==> flow/design.v <==
module edge_detector_n (clk, reset_p, cp, p_edge, n_edge);
input clk, reset_p, cp;
output   p_edge, n_edge;
 reg ff_cur, ff_old;       
    always @ (negedge clk, posedge reset_p) begin
            if(reset_p) begin
                ff_cur <= 0;
                ff_old <= 0;
            end
            else begin
                ff_cur <= cp;                    
                ff_old <= ff_cur;
            end
    end
    assign p_edge = ({ff_cur, ff_old} == 2'b10) ? 1: 0;
    assign n_edge = ({ff_cur, ff_old} == 2'b01) ? 1: 0;
endmodule
module T_flip_flop_p(                                 
    input clk, reset_p,                               
    input t,                                          
    output reg q);                                    
    reg clk_en;
    always @(posedge clk, posedge  reset_p)begin      
        if(reset_p)q <= 0;                            
        else if(clk_en) q <= ~q;                                                                                                    
    end 
    always @(*) begin
        clk_en = t;
    end                                              
endmodule      
module clock_div_100(
    input clk, reset_p,
    output clk_div_100,
    output cp_div_100
    );
    reg [6:0] count_sysclk;
    always @ (negedge clk, posedge reset_p) begin
        if (reset_p) count_sysclk = 0;
        else begin
            if (count_sysclk >= 99) begin 
                count_sysclk = 0;
                end
            else begin
                count_sysclk = count_sysclk +1;
            end
        end
    end
    assign cp_div_100 = (count_sysclk < 50) ? 0 : 1;
 edge_detector_n  edge_usec (.clk(clk), .reset_p(reset_p), .cp(cp_div_100), .n_edge(clk_div_100));
endmodule
module clock_div_1000(
    input clk, reset_p,
    input clk_source,
    output cp_div_1000_nedge
    );
    wire nedge_source;
 edge_detector_n  edge_usec0 (.clk(clk), .reset_p(reset_p), .cp(clk_source), .n_edge(nedge_source));
    reg [9:0] count_clk_source;
    always @ (negedge clk, posedge reset_p) begin
        if (reset_p) count_clk_source = 0;
        else if (nedge_source)begin
            if (count_clk_source >= 999) begin 
                count_clk_source = 0;
                end
            else begin
                count_clk_source = count_clk_source +1;
            end
        end
    end
    wire cp_div_1000;
    assign cp_div_1000 = (count_clk_source < 500) ? 0 : 1;
 edge_detector_n  edge_usec1 (.clk(clk), .reset_p(reset_p), .cp(cp_div_1000), .n_edge(cp_div_1000_nedge));
endmodule
module clock_div_60(
    input clk, reset_p,
    input clk_source,
    output cp_div_60_nedge
    );
    wire nedge_source, cp_div_60;
 edge_detector_n  edge_usec0 (.clk(clk), .reset_p(reset_p), .cp(clk_source), .n_edge(nedge_source));
    reg [5:0] count_clk_source;
    always @ (negedge clk, posedge reset_p) begin
        if (reset_p) count_clk_source = 0;
        else if (nedge_source)begin
            if (count_clk_source >= 59) begin 
                count_clk_source = 0;
                end
            else begin
                count_clk_source = count_clk_source +1;
            end
        end
    end
    assign cp_div_60 = (count_clk_source < 59) ? 0 : 1;
    edge_detector_n  edge_usec1 (.clk(clk), .reset_p(reset_p), .cp(cp_div_60), .n_edge(cp_div_60_nedge));
endmodule
module loadable_counter_bcd_60(
    input clk, reset_p,
    input   clk_time,
    input load_enable,
    input [3:0] load_bcd10, load_bcd1,
    output  reg [3:0] bcd10, bcd1 );
    wire counter_clk_n_edge;
     edge_detector_n  clk_source (.clk(clk), .reset_p(reset_p), .cp(clk_time), .n_edge(counter_clk_n_edge));
    always @ (posedge clk, posedge reset_p) begin
        if(reset_p) begin 
            bcd10 = 0;
            bcd1 = 0;
        end
        else 
                if(load_enable) begin
                    bcd10 = load_bcd10 ;
                    bcd1 =  load_bcd1;
                end
                else if (counter_clk_n_edge) begin
                    if (bcd1 >=9) begin
                        bcd1 = 0;
                        if(bcd10 >= 5) bcd10 = 0;
                        else bcd10 = bcd10 +1;
                    end
                   else bcd1 = bcd1 + 1;
              end
         end
endmodule
module loadable_down_counter_bcd_60(
    input clk, reset_p,
    input   clk_time,
    input load_enable,
    input [3:0] load_bcd10, load_bcd1,
    output  reg [3:0] bcd10, bcd1,
    output reg dec_clk );
    wire counter_clk_n_edge;
    always @ (posedge clk, posedge reset_p) begin
        if(reset_p) begin 
            bcd10 = 0;
            bcd1 = 1;
            dec_clk = 0;
        end
        else  begin
                if(load_enable) begin
                    bcd10 = load_bcd10 ;
                    bcd1 =  load_bcd1;
                end
                else if (clk_time) begin
                    if (bcd1 == 0) begin
                        bcd1 = 9;
                        if(bcd10 == 0) begin
                                dec_clk = 1;
                                 bcd10 = 5;
                         end
                        else bcd10 = bcd10 -1;
                    end
                   else bcd1 = bcd1 - 1;
              end
              else dec_clk = 0;
         end
    end
endmodule
module clock_div_10(
    input clk, reset_p,
    input clk_source,
    output cp_div_10_nedge
    );
    wire nedge_source, cp_div_10;
 edge_detector_n  edge_usec0 (.clk(clk), .reset_p(reset_p), .cp(clk_source), .n_edge(nedge_source));
    reg [3:0] count_clk_source;    
    always @ (negedge clk, posedge reset_p) begin
        if (reset_p) count_clk_source = 0;
        else if (nedge_source)begin
            if (count_clk_source >= 9) begin 
                count_clk_source = 0;
                end
            else begin
                count_clk_source = count_clk_source +1;
            end
        end
    end
    assign cp_div_10 = (count_clk_source < 5) ? 0 : 1;
 edge_detector_n  edge_usec1 (.clk(clk), .reset_p(reset_p), .cp(cp_div_10), .n_edge(cp_div_10_nedge));
endmodule
module counter_bcd_60(
    input clk, reset_p,
    input   clk_time,
    output  reg [3:0] bcd10, bcd1 );
    wire counter_clk_n_edge;
     edge_detector_n  clk_source (.clk(clk), .reset_p(reset_p), .cp(clk_time), .n_edge(counter_clk_n_edge));
    always @ (posedge clk, posedge reset_p) begin
        if(reset_p) begin 
            bcd10 = 0;
            bcd1 = 0;
        end
        else if (counter_clk_n_edge) begin
            if (bcd1 >=9) begin
                bcd1 = 0;
                if(bcd10 >= 5) bcd10 = 0;
                else bcd10 = bcd10 +1;
            end
            else bcd1 = bcd1 + 1;
        end
    end
endmodule
module button_long_short (
    input  clk,          
    input  reset_p,        
    input  button,       
    output reg short_press,  
    output reg long_press    
);
    parameter LONG_PRESS_COUNT = 27'd100000000;  
    reg button_prev;
    reg [27:0] counter;
    wire btn_pedge;
    button_cntr_long long( .btn(button), .clk(clk), .reset_p(reset_p), .btn_long(btn_pedge));
    always @(posedge clk or posedge reset_p) begin
        if (reset_p) begin
            counter <= 0;
            short_press <= 0;
            long_press <= 0;
            button_prev <= 0;
        end 
        else begin  
            button_prev <= btn_pedge;
            if (btn_pedge == 1 && button_prev == 0) begin
                counter <= 0;
            end 
            else if (btn_pedge && button_prev) begin
                counter <= counter + 1;
            end 
            else if (btn_pedge == 0 && button_prev == 1) begin
                if (counter > LONG_PRESS_COUNT) begin
                    counter <= 0;
                    short_press <= 0;
                    long_press <= 1;
                end 
                else begin
                    counter <=0;
                    short_press <= 1;
                    long_press <= 0;
                end
            end 
            else begin
                short_press <= 0;
                long_press <= 0;
            end
        end
    end
endmodule
module button_cntr_long(
    input btn, clk, reset_p,
    output btn_long
);
wire  btn_clk;
reg [16:0] clk_div;
reg debounced_btn;
always @ (posedge clk) clk_div = clk_div  + 1; 
edge_detector_n  ed1 (.clk(clk), .reset_p(reset_p), .cp(clk_div[16]), .p_edge(btn_clk));
always @(posedge clk, posedge reset_p) begin
    if(reset_p) debounced_btn = 0;
    else if (btn_clk) debounced_btn = btn;
end
assign btn_long = debounced_btn;
endmodule
# Reports on button_long_short
# The steps from the RTL of button_long_short to its reports follow in flow order.
# Line numbers count from 1 in the design file above.
# Library cell names are shortened.
# The mark - stands for no value.
[setup]
top_module = "button_long_short"
clk_port = "clk"
cell_library = "sky130hd"
lib_corner = "tt_025C_1v80"

# Word-level counts
# Yosys after proc, flatten, opt, wreduce and memory -nomap, before mapping. Memory bits, and registers merged into a memory's read port (data or address), are not among the register bits. Print and check cells are not counted. Equal cells are merged and count once.
[word_totals]
ramBits = 0
clocked_rd_ports_x_width = 0
regBits = 51
n_memories = 0
elab_cells = 29
input_bits = 3
rom_bits = 0
latch_bits = 0
[op_classes]
reduce_and_logical = 5
div_mod_pow = 0
n_logic = 4
add_sub_neg = 2
n_mux = 8
eq_ne = 1
shifts = 0
cmp = 1
multipliers = 0
[op_table]
columns = ["op", "n"]
rows = [
  ["2-to-1 mux 28 bit", 3],
  ["adder 28 x 1 -> 28 bit (second input constant)", 1],
  ["> comparator 28 x 27 -> 1 bit (second input constant)", 1],
  ["adder 17 x 1 -> 17 bit (second input constant)", 1],
  ["2-to-1 mux 1 bit", 5],
  ["inverter 1 bit", 4],
  ["logical AND 1 bit", 3],
  ["nonzero test 3 bit", 1],
  ["== test 2 bit (second input constant)", 1],
  ["AND reduction 2 bit", 1],
]

# Depth
# Depth = most cells in a row (Yosys ltp): at word level without a register or memory, in the mapped netlist without a sequential cell, where the memories' decode and read muxes count.
[logic_depth]
word_depth = 5
abc_area = 0
mapped_depth = 6
ltp_nobuf = 6

# After synthesis
# Source: synth_stat.txt of the flow (Yosys; design flattened, memories mapped). It holds for the ABC_AREA given above (unset counts as 0); a run with the other value may have another netlist.
# The area totals of this step are shown rounded.
[synth_totals]
cell_count = 263
flip_flops = 51
seq_area_um2 = 1200
synth_area_um2 = 2500
buffers = 10
[by_type]
columns = ["cell_type", "n", "area_total_um2"]
rows = [
  ["dfrtp_1", 32, 800.768],
  ["dfxtp_1", 17, 340.326],
  ["xnor2_1", 17, 148.893],
  ["nand2_1", 30, 112.608],
  ["nand3_1", 18, 90.086],
  ["xor2_1", 10, 87.584],
  ["and3_1", 10, 62.56],
  ["nand4_1", 10, 62.56],
  ["or4_1", 8, 60.058],
  ["a21oi_1", 11, 55.053],
  ["o31ai_1", 7, 52.55],
  ["dfrtn_1", 2, 50.048],
  ["nor2_1", 13, 48.797],
  ["nor4_1", 7, 43.792],
  ["ha_1", 3, 37.536],
  ["and2_1", 5, 31.28],
  ["nand2b_1", 5, 31.28],
  ["inv_1", 8, 30.029],
]
# Other cell types: 30; their cells: 50.
# By module: a second synthesis without flattening, with its own total; a netlist apart from the flattened one above.
[hier_totals]
cells_unflattened = 264
area_unflattened_um2 = 2600
# Rows give one instance, submodules left out.
[modules]
columns = ["mod", "mod_area_um2", "instances", "mod_seq_area_um2", "n_cells"]
rows = [
  ["button_long_short", 1700, 1, 780, 194],
  ["button_cntr_long", 760, 1, 370, 65],
  ["edge_detector_n", 69, 1, 50, 5],
]

# Settings and measured results of 2 stored flow runs for module button_long_short (sky130hd), not sorted in any way. The constraints put input and output delay at 20% of the set period each and load the outputs with 0.01 pF.
# "design_power_mw" is the tool's figure for a default switching activity; nothing was simulated.
# Results are given in rounded form.

[[run]]
name = "stored run 1"
[run.settings]
period_ns = 1.27
CORE_UTILIZATION = 62
PLACE_DENSITY_LB_ADDON = 0.24
CORE_MARGIN = 2
ABC_AREA = 0
GPL_ROUTABILITY_DRIVEN = 0
CTS_CLUSTER_SIZE = 53
CTS_CLUSTER_DIAMETER = 242
CAP_MARGIN = 25
SLEW_MARGIN = 30
[run.results]
outcome = "did not finish, routing stopped with DPL-0038"

[[run]]
name = "stored run 2"
[run.settings]
period_ns = 2.0
SETUP_SLACK_MARGIN = 0.35
CAP_MARGIN = 20
CORE_MARGIN = 2
CORE_UTILIZATION = 40
SLEW_MARGIN = 20
[run.results]
tns_setup_ns = 0.000
synth_chip_area_um2 = 2500
design_power_mw = 1.8
total_die_area_um2 = 7000
setup_worst_slack_ns = 0.072
timing.hold.ws_ns = 0.39
stdcell_area_um2 = 3000
